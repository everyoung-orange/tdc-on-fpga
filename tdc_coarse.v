==> flow/design.v <==
module tdc_coarse(input clk,
                  input rst,
                  input hit,
                  input store,
                  output [7:0] count  
                  );
    reg [7:0] counter      = 8'd0;
    reg [7:0] counter_n    = 8'd0;
    reg [7:0] count_value  = 8'd0;
    always @(posedge clk or posedge rst) begin
        if (rst)
            counter <= 8'd0;
        else if(hit)
            counter <= counter_n;
    end
    always @(*) begin
        counter_n = counter + 8'd1;
    end	
    always @(posedge clk or posedge rst) begin
        if (rst)
            count_value <= 8'd0;
        else if(store) 
            count_value <= counter;
    end
    assign count = count_value;
endmodule
Reports on tdc_coarse. The steps from the RTL of tdc_coarse to its reports follow in flow order. Line numbers count from 1 in the design file above. Operators carry their Yosys type and port widths (W data, S select, Z words). A cell with -- has no value.

Top: tdc_coarse. Clock input: clk. Library: sky130hd. Library corner: tt_025C_1v80.

Word level. Counts by Yosys on the flattened word-level netlist (proc, flatten, opt, wreduce; memories kept). Register bits leave out memories and registers merged into their read ports (data or address); mux counts leave out enables and synchronous resets folded into registers. Print and check cells are left out. Cells with the same type and inputs are merged into one.

For register bits the number is 16. The figure for cells after elaboration is 3. Output and inout bits: 8. Under input bits stands 4.

Add/subtract/negate cells: 1.

Operators with widths (number): $add A8 B1 Y8 const B (1).

Logic depth. Yosys ltp: most cells in a row. Word level: on the elaborated netlist, between registers, memories and ports. Mapped: between sequential cells and ports; inverters and the memories' decode and read muxes count.

For depth in word-level cells the number is 1. Under ABC_AREA stands 0. The figure for gate-level depth with buffers is 4. Gate-level depth less buffers: 4.

Mapped cells and area. Yosys stat after the flow's synthesis: flattened, memories mapped to cells. It holds for the ABC_AREA given above (unset counts as 0); a run with the other value may have another netlist.

Cell types: sky130_fd_sc_hd__dfrtp_1 (number 16, total area 400.384 um^2); sky130_fd_sc_hd__mux2_2 (number 9, total area 101.347 um^2); sky130_fd_sc_hd__xnor2_1 (number 4, total area 35.034 um^2); sky130_fd_sc_hd__xor2_1 (number 3, total area 26.275 um^2); sky130_fd_sc_hd__ha_1 (number 1, total area 12.512 um^2); sky130_fd_sc_hd__nand4_1 (number 2, total area 12.512 um^2); sky130_fd_sc_hd__nand4_2 (number 1, total area 12.512 um^2); sky130_fd_sc_hd__nand2_1 (number 3, total area 11.261 um^2); sky130_fd_sc_hd__nor3_2 (number 1, total area 10.01 um^2); sky130_fd_sc_hd__and3_2 (number 1, total area 7.507 um^2); sky130_fd_sc_hd__buf_2 (number 1, total area 5.005 um^2); sky130_fd_sc_hd__inv_1 (number 1, total area 3.754 um^2); sky130_fd_sc_hd__nor2_1 (number 1, total area 3.754 um^2).

The figure for buffer cells is 1. The entry for mapped area reads 641.9 um^2. The figure for sequential part of the area is 400.4 um^2. Mapped flip-flops: 16. Under standard cells after synthesis stands 44.

Path before layout. Path of least setup slack by OpenSTA after synthesis, without wires, with an ideal clock, recovery checks aside; 20% of the period is set as input and as output delay. Where synthesis merged equal registers, the netlist keeps one of their names.

Path kind: register to register. Start point: reg counter[0]. End point: reg counter[1]. The figure for setup time is 125 ps. For stages on the path the number is 3. Under slack stands 394 ps. For arrival the number is 942 ps. Data required time: 1335 ps. Under period stands 1460 ps. Under time at the first pin stands 0 ps. Path buffers: 0. For path delay the number is 1067 ps. Synthesis period reached: 1066 ps.

"path delay" is the arrival time less input delay plus setup time. "stages on the path": output pins that drive a net of the path, with the launching flip-flop's if there is one; two outputs of one cell count as two. "synthesis period reached" is the clock period less the worst setup slack; recovery checks do not enter. This is arithmetic on one report: input and output delays are still those of the set period (20% each). The rows between start and end are the longest chain of elaborated cells between them; the timing report does not say that the signal goes this way. Where chains are equally long, one stands for them. A line is the first line of the expression or statement that the cell stems from. Yosys adds cells for indexed reads and writes and turns some case tables into memories.

Cell sequence: sky130_fd_sc_hd__dfrtp_1 > sky130_fd_sc_hd__ha_1 > sky130_fd_sc_hd__mux2_2. The figure for cells in the longest elaborated chain is 1. Under elaborated cells on any way between the ends stands 1. The entry for source lines of those cells reads 1. Classes of those cells: 1 x add/sub.

RTL lines, path post-synthesis: start: declaration (RTL line 7) `reg [7:0] counter      = 8'd0;`; start: assignment (RTL line 12) `counter <= 8'd0;`; start: assignment (RTL line 14) `counter <= counter_n;`; $add A8 B1 Y8 (RTL line 17) `counter_n = counter + 8'd1;`; end: assignment (RTL line 12); end: assignment (RTL line 14); end: declaration (RTL line 7).

Nets of the timed path that keep an RTL name, with a line that drives or declares them; the list need not be complete.

Named nets, post-synthesis (RTL line): counter_n[1] (17).

Path in the finished layout. Path of least setup slack in the final report of record 1 (OpenROAD, finished layout, wires in). Where an end is a register, its clock arrival counts in the times. The report prints the path's times to 10 ps; the period is as set.

Path kind: register to output. Start point: reg count_value[6]. End point: out count[6]. Path buffers: 1. The figure for external output delay is 280 ps. Under slack stands 160 ps. Under period stands 1380 ps. For stages on the path the number is 2. For arrival the number is 950 ps. Under time at the first pin stands 280 ps. Data required time: 1100 ps.

Cell sequence: sky130_fd_sc_hd__dfrtp_1 > sky130_fd_sc_hd__dlygate4sd2_1. The figure for cells in the longest elaborated chain is 0. Under elaborated cells on any way between the ends stands 0. The entry for source lines of those cells reads 0.

RTL lines, path after layout: start: declaration (RTL line 9) `reg [7:0] count_value  = 8'd0;`; start: assignment (RTL line 21) `count_value <= 8'd0;`; start: assignment (RTL line 23) `count_value <= counter;`; end: declaration (RTL line 5) `output [7:0] count`.

Memo
Re: implementation data of tdc_coarse

Design tdc_coarse on sky130hd. What follows are 2 stored runs of the flow, each under its own settings; their order means nothing. The constraints put input and output delay at 20% of the set period each and load the outputs with 0.01 pF. "clock period achieved" is the run's clock period less its worst setup slack. It is reckoned from that one timing run; input and output delays stay at 20% of the period that was set. "time on the worst setup path": the worst setup path's part of the clock period (all of it between registers, 20% less for each end at a port) less its slack. A launch clock that arrives late makes it longer, a capture clock that arrives late makes it shorter. By "overall power" is meant OpenSTA's value without simulated activity: inputs other than the clock are taken to toggle once in ten clock periods, and the tool carries that through the logic. "time on the worst setup path" is known to 10 ps.

Record 1 has these settings: period_ns 1.38; CAP_MARGIN 20; CORE_MARGIN 2; CORE_UTILIZATION 40; SLEW_MARGIN 20. For the time on the worst setup path the run shows 950 ps. Critical path kind: register to output. The overall die area reads 1,941.3 um^2. The measured standard-cell area of the final layout is 822.0 um^2. For the netlist area reported by Yosys the run shows 641.9 um^2. The utilization in the final report is 54.6%. The setup slack of the worst path stands at 159 ps. The overall power reads 1.533 mW. The final setup TNS reads 0 ps. The measured clock period achieved is 1,221 ps.

Record 2 has these settings: period_ns 0.956; CORE_UTILIZATION 66; SETUP_SLACK_MARGIN 0.2; PLACE_DENSITY_LB_ADDON 0.12; TNS_END_PERCENT 85; GPL_TIMING_DRIVEN 1; CTS_CLUSTER_SIZE 67; MIN_ROUTING_LAYER met1; CAP_MARGIN 20; CORE_MARGIN 2; SLEW_MARGIN 20. Outcome: stopped before the end: clock tree synthesis reported DPL-0033.
